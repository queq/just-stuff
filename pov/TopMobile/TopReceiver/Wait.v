==> flow/design.v <==
module Wait (reset, clk, clk_2, check, PossibleStart, WriteChar);
   input clk;
   input PossibleStart;
   input WriteChar;
   input reset;
   output reg clk_2;
   output reg check;
   parameter period = 10416;
   parameter n =14;
   parameter halfPeriod = period/2;
   reg [n:0]  counter;
   parameter period1 = 2;
   parameter n1 =1;
   parameter halfPeriod1 = period1/2;
   reg [n1:0]  counter1;
   reg [1:0]  current_state;
   reg [1:0]  next_state;
   parameter IDLE = 2'b00;
   parameter POSSIBLESTART = 2'b01;
   parameter READ = 2'b10;
   parameter PARITY = 2'b11;
   always @(posedge clk or posedge reset) begin
      if (reset == 1'b1) begin
	 counter = 0;
	 counter1 = 0;
	 clk_2=0;
	 check = 0;
	 next_state <= 2'b00;
      end
      else begin
	 case (current_state)
	   IDLE: begin
	      if (PossibleStart==0)
		next_state<=IDLE;
	      else begin
		 next_state<=POSSIBLESTART;
		 clk_2=0;
	      end
	      if (WriteChar==1)
		next_state<=READ;
	      check=0;
	      counter=0;
	      if (counter1 == period1-1) begin
		 counter1 = 0;
		 clk_2 = 1;
	      end
	      else counter1 = counter1 +1'b1;
	      if (counter1 == halfPeriod1) clk_2 =0;
	   end  
	   POSSIBLESTART: begin
	      if (WriteChar==1) begin
		 next_state<=READ;
		 clk_2=1;
		 counter = 0;
	      end
	      if (WriteChar==0 && check==1)
		next_state<=IDLE;
	      if (WriteChar==0 && check==0)
		next_state<=POSSIBLESTART;
	      if (counter == halfPeriod-1) begin
		 counter=0;
		 check=1;
		 clk_2=1;
	      end
	      else
		counter = counter +1'b1;
	      if (counter1 == period1-1) begin
		 counter1 = 0;
		 clk_2 = 1;
	      end
	      else counter1 = counter1 +1'b1;
	      if (counter1 == halfPeriod1) clk_2 =0;
	   end  
	   READ: begin
	      if (WriteChar==1)
		next_state<=READ;
	      else begin
		 next_state<=PARITY;
		 clk_2 = 0;
	      end
	      check=0;
	      if (counter == period-1) begin
		 counter = 0;
		 clk_2 = 1;
	      end
	      else counter = counter +1'b1;
	      if (counter == halfPeriod) clk_2 =0;
	   end  
	   PARITY: begin
	      if (clk_2==1)
		next_state<= IDLE;
	      else
		next_state<=PARITY;
	      if (counter == period-1) begin
		 counter = 0;
		 clk_2 = 1;
	      end
	      else counter = counter +1'b1;
	      if (counter == halfPeriod) clk_2 =0;
	   end  
	   default: begin
	      next_state<=IDLE;
	      check=0;
	      clk_2=0;
	   end
	 endcase  
      end  
   end  
   always @(negedge clk or posedge reset) begin
      if (reset == 1'b1)
	current_state<=IDLE;
      else
	current_state<=next_state;
   end
endmodule
# Reports on Wait
# Tool output for the design above, in the order of the flow.
# Lines are those of the file above, counted from 1.
# Operators: Yosys type, input widths -> output width; for muxes data width and select width s.
# Library cell names are shortened.
# A cell with - has no value.
# setup
design	Wait
clock	clk
library	sky130hd
corner	tt_025C_1v80

# After elaboration
# Source: Yosys, flattened and elaborated, memories not mapped. Widths are those after wreduce. Registers that Yosys merges into a memory's read port (data or address) are not register bits. Print and check cells do not count. Equal cells are merged and count once.
# bits
ff_bits	23
in_bits	4
output_inout_bits	2
elab_cells	71
# op_classes
add_sub_neg	3
eq_ne	16
n_mux	34
bitwise	3
n_reduce_logical	9
# op_table
operator	n
$mux 15	6
$pmux 15 s4	1
$eq 15x13->1 const B	3
$add 15x1->15 const B	2
$mux 2	8
$eq 15x14->1 const B	1
$mux 1	15
$ne 4x4->1 const B	3
$eq 2x1->1 const B	4
$pmux 2 s4	1
$ne 5x5->1 const B	1
$eq 2x2->1 const B	2
$reduce_and 2->1	2
$reduce_or 2->1	2
$reduce_and 4->1	1
$reduce_bool 4->1	1
$pmux 2 s2	1
$pmux 1 s4	1
$not 1->1	3
$ne 3x3->1 const B	1
$logic_and 1x1->1	2
$add 2x1->2 const B	1
$ne 2x2->1 const B	1
$logic_not 2->1	1
$pmux 1 s2	1

# Depth
# Yosys ltp: most cells in a row. Word level: on the elaborated netlist, between registers, memories and ports. Mapped: between sequential cells and ports; inverters and the memories' decode and read muxes count.
# depth
word_depth	7
abc_area	0
depth_mapped	9
mapped_depth_nobuf	8

# Mapped cells and area
# Source: synth_stat.txt of the flow (Yosys; design flattened, memories mapped). It holds for the ABC_AREA given above (unset counts as 0); a run with the other value may have another netlist.
# Totals and module areas in this step are rounded.
# by_type
cell_type	n	area_total_um2
dfrtp_1	21	525.504
nor2_1	21	78.826
xnor2_1	9	78.826
dfrtn_1	2	50.048
nand2_1	12	45.043
nor2b_1	7	43.792
nand3_1	8	40.038
o21ai_0	7	35.034
mux2i_1	3	30.029
nor3_1	6	30.029
a2111oi_4	1	27.526
xor2_1	3	26.275
a31oi_1	4	25.024
buf_2	5	25.024
ha_1	2	25.024
nand4_1	4	25.024
o21ai_1	5	25.024
buf_6	2	22.522
# Not listed: further types 35, cells in them 55.
# synth_totals
mapped_cells	177
synth_area_um2	1580
sequential_area_um2	576
flip_flops	23
buffers	14

## Implementation results

Record of 2 stored runs of the RTL-to-layout flow on Wait, platform sky130hd. The runs are unordered. Constraints: input delay and output delay 20% of the set period each, output load 0.01 pF.
"power_mw": no workload was simulated; the value follows from the tool's default switching activity.
The measured numbers are rounded.

Run A, flow files:
==> flow/run.sh <==
#!/bin/bash
# the make line also repeats the synthesis and layout settings of config.mk as NAME=value (left out here)
make -C /OpenROAD-flow-scripts/flow DESIGN_CONFIG=/design/flow/config.mk WORK_HOME=/design/flow/orfs CLKGATE_MAP_FILE= finish
==> flow/config.mk <==
export PLATFORM = sky130hd
export DESIGN_NAME = Wait
export DESIGN_NICKNAME = Wait
export VERILOG_FILES = /design/flow/design.v
export SDC_FILE = /design/flow/constraint.sdc
export NUM_CORES = 4
export LEC_CHECK = 0
export ABC_AREA = 0
export CAP_MARGIN = 0
export CELL_PAD_IN_SITES_DETAIL_PLACEMENT = 0
export CORE_ASPECT_RATIO = 0.95
export CORE_MARGIN = 6
export CORE_UTILIZATION = 19
export PLACE_DENSITY_LB_ADDON = 0.25
export SLEW_MARGIN = 40
==> flow/constraint.sdc <==
create_clock -name core_clock -period 5.98 [get_ports {clk}]
set_input_delay 1.1960 -clock core_clock [delete_from_list [all_inputs] [get_ports {clk}]]
set_output_delay 1.1960 -clock core_clock [all_outputs]
set_load 0.01 [all_outputs]

==> results of run A, as CSV <==
result,value
setupTns_ns,0.000
design.die.area_um2,10600
synthesis_area_um2,1580
setup_worst_slack_ns,0.975
power_mw,0.568
final_stdcell_area_um2,1730
fin_util_pct,22.1
hold_ws_ns,0.489

Run B, flow files:
==> flow/run.sh <==
#!/bin/bash
# the make line also repeats the synthesis and layout settings of config.mk as NAME=value (left out here)
make -C /OpenROAD-flow-scripts/flow DESIGN_CONFIG=/design/flow/config.mk WORK_HOME=/design/flow/orfs CLKGATE_MAP_FILE= finish
==> flow/config.mk <==
export PLATFORM = sky130hd
export DESIGN_NAME = Wait
export DESIGN_NICKNAME = Wait
export VERILOG_FILES = /design/flow/design.v
export SDC_FILE = /design/flow/constraint.sdc
export NUM_CORES = 4
export LEC_CHECK = 0
export CAP_MARGIN = 20
export CORE_MARGIN = 2
export CORE_UTILIZATION = 33
export CTS_CLUSTER_SIZE = 90
export PLACE_DENSITY_LB_ADDON = 0.19
export SETUP_SLACK_MARGIN = 0.24
export SLEW_MARGIN = 20
==> flow/constraint.sdc <==
create_clock -name core_clock -period 3.76 [get_ports {clk}]
set_input_delay 0.7520 -clock core_clock [delete_from_list [all_inputs] [get_ports {clk}]]
set_output_delay 0.7520 -clock core_clock [all_outputs]
set_load 0.01 [all_outputs]

==> results of run B, as CSV <==
result,value
design.die.area_um2,5350
hold_ws_ns,0.494
power_mw,0.946
final_stdcell_area_um2,1740
synthesis_area_um2,1580
setupTns_ns,0.000
setup_worst_slack_ns,0.358
fin_util_pct,37.2
