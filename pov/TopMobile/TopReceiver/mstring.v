==> flow/design.v <==
module mstring (WriteString, char, String, reset, clk_2);
   input WriteString;
   input [6:0] char;
   input       reset;
   input       clk_2;
   output reg [0:76] String;
  always @ (posedge clk_2 or posedge reset) begin
     if(reset==1'b1) begin
	  String<=77'b0;
	end
     else begin
	if (WriteString == 1'b1) begin	
	   String <= {String[7:76], char};
	end
     end
  end
endmodule 
# From RTL to reports: mstring
# What the tools print for mstring, step after step.
# Line numbers count from 1 in the design file above.
# Operators carry their Yosys type and port widths (W data, S select, Z words).
# Cell names lack the library's common part.
# Not given: n/a
# inputs
design,mstring
clock,clk_2
cell_library,sky130hd
lib_corner,tt_025C_1v80

# Elaborated design
# Yosys after proc, flatten, opt, wreduce and memory -nomap, before mapping. Enables and synchronous resets that opt folds into registers are not counted as muxes. Memory bits, and registers merged into a memory's read port (data or address), are not among the register bits. Print and check cells are not counted. Equal cells are merged and count once.
# bits
output_inout_bits,77
elab_cells,1
regBits,77
input_bits,10

# Longest topological paths
# Yosys ltp: most cells in a row. Word level: on the elaborated netlist, between registers, memories and ports. Mapped: between sequential cells and ports; inverters and the memories' decode and read muxes count.
# logic_depth
ltp_word,0
abc_area,0
depth_mapped,4
mapped_depth_nobuf,1

# Synthesis result
# Source: synth_stat.txt of the flow (Yosys; design flattened, memories mapped). It holds for the ABC_AREA given above (unset counts as 0); a run with the other value may have another netlist.
# by_type
type,count,area_total_um2
dfrtp_1,77,1.93E+03
mux2_2,47,529.258
mux2_4,30,450.432
buf_8,3,45.043
buf_6,2,22.522
buf_2,4,20.019
inv_1,1,3.754
# mapped
n_buf,9
seqArea_um2,1926.8
flip_flops,77
stdcells,164
area_um2,2997.9

# Worst setup path after synthesis
# Path of least setup slack by OpenSTA after synthesis, without wires, with an ideal clock, recovery checks aside; 20% of the period is set as input and as output delay. Where synthesis merged equal registers, the netlist keeps one of their names.
# synth_timing
path_type,input port to flip-flop
start,in WriteString
end,reg String[11]
setup_slack_ps,320
period_ps,1390
input_delay_ps,278
delay_ps,792
driving_pins,4
path_buffers,3
arrival_time_ps,945
launch_ps,278
synth_period_reached_ps,1070
# "delay_ps" = arrival - input delay + setup time.
# "driving_pins" counts driving pins, that of a launching flip-flop among them; a cell with two outputs on the path counts twice.
# "synth_period_reached_ps" is the clock period less the worst setup slack; recovery checks do not enter. This is arithmetic on one report: input and output delays are still those of the set period (20% each).
# synth_between
path_cell_list,buf_6 -> buf_6 -> buf_8 -> mux2_4
elab_chain_cells,0
cells_between,0
cone_lines,0
# synth_lines
item,line,text
start: declaration,2,input WriteString;
end: assignment,9,String<=77'b0;
end: assignment,13,"String <= {String[7:76], char};"
end: declaration,6,output reg [0:76] String;

# Design mstring on sky130hd. What follows are 2 stored runs of the flow, each under its own settings; their order means nothing. The constraints put input and output delay at 20% of the set period each and load the outputs with 0.01 pF.
# Settings: - = not set for that run.
run,period_ns,CORE_UTILIZATION,PLACE_DENSITY_LB_ADDON,CORE_MARGIN,CELL_PAD_IN_SITES_DETAIL_PLACEMENT,GPL_ROUTABILITY_DRIVEN,CTS_CLUSTER_SIZE,CTS_CLUSTER_DIAMETER,CAP_MARGIN,SLEW_MARGIN,MIN_ROUTING_LAYER,SETUP_SLACK_MARGIN,MAX_ROUTING_LAYER
flow run 1,1.26,68,0.21,2,0,1,69,250,0,10,met1,-,-
flow run 2,1.87,68,0.04,3,-,-,-,64,20,20,met1,-0.15,met4
# Flow run 1: stopped before the end: clock tree synthesis reported DPL-0038
# Flow run 2: stopped before the end: placement reported a tool error
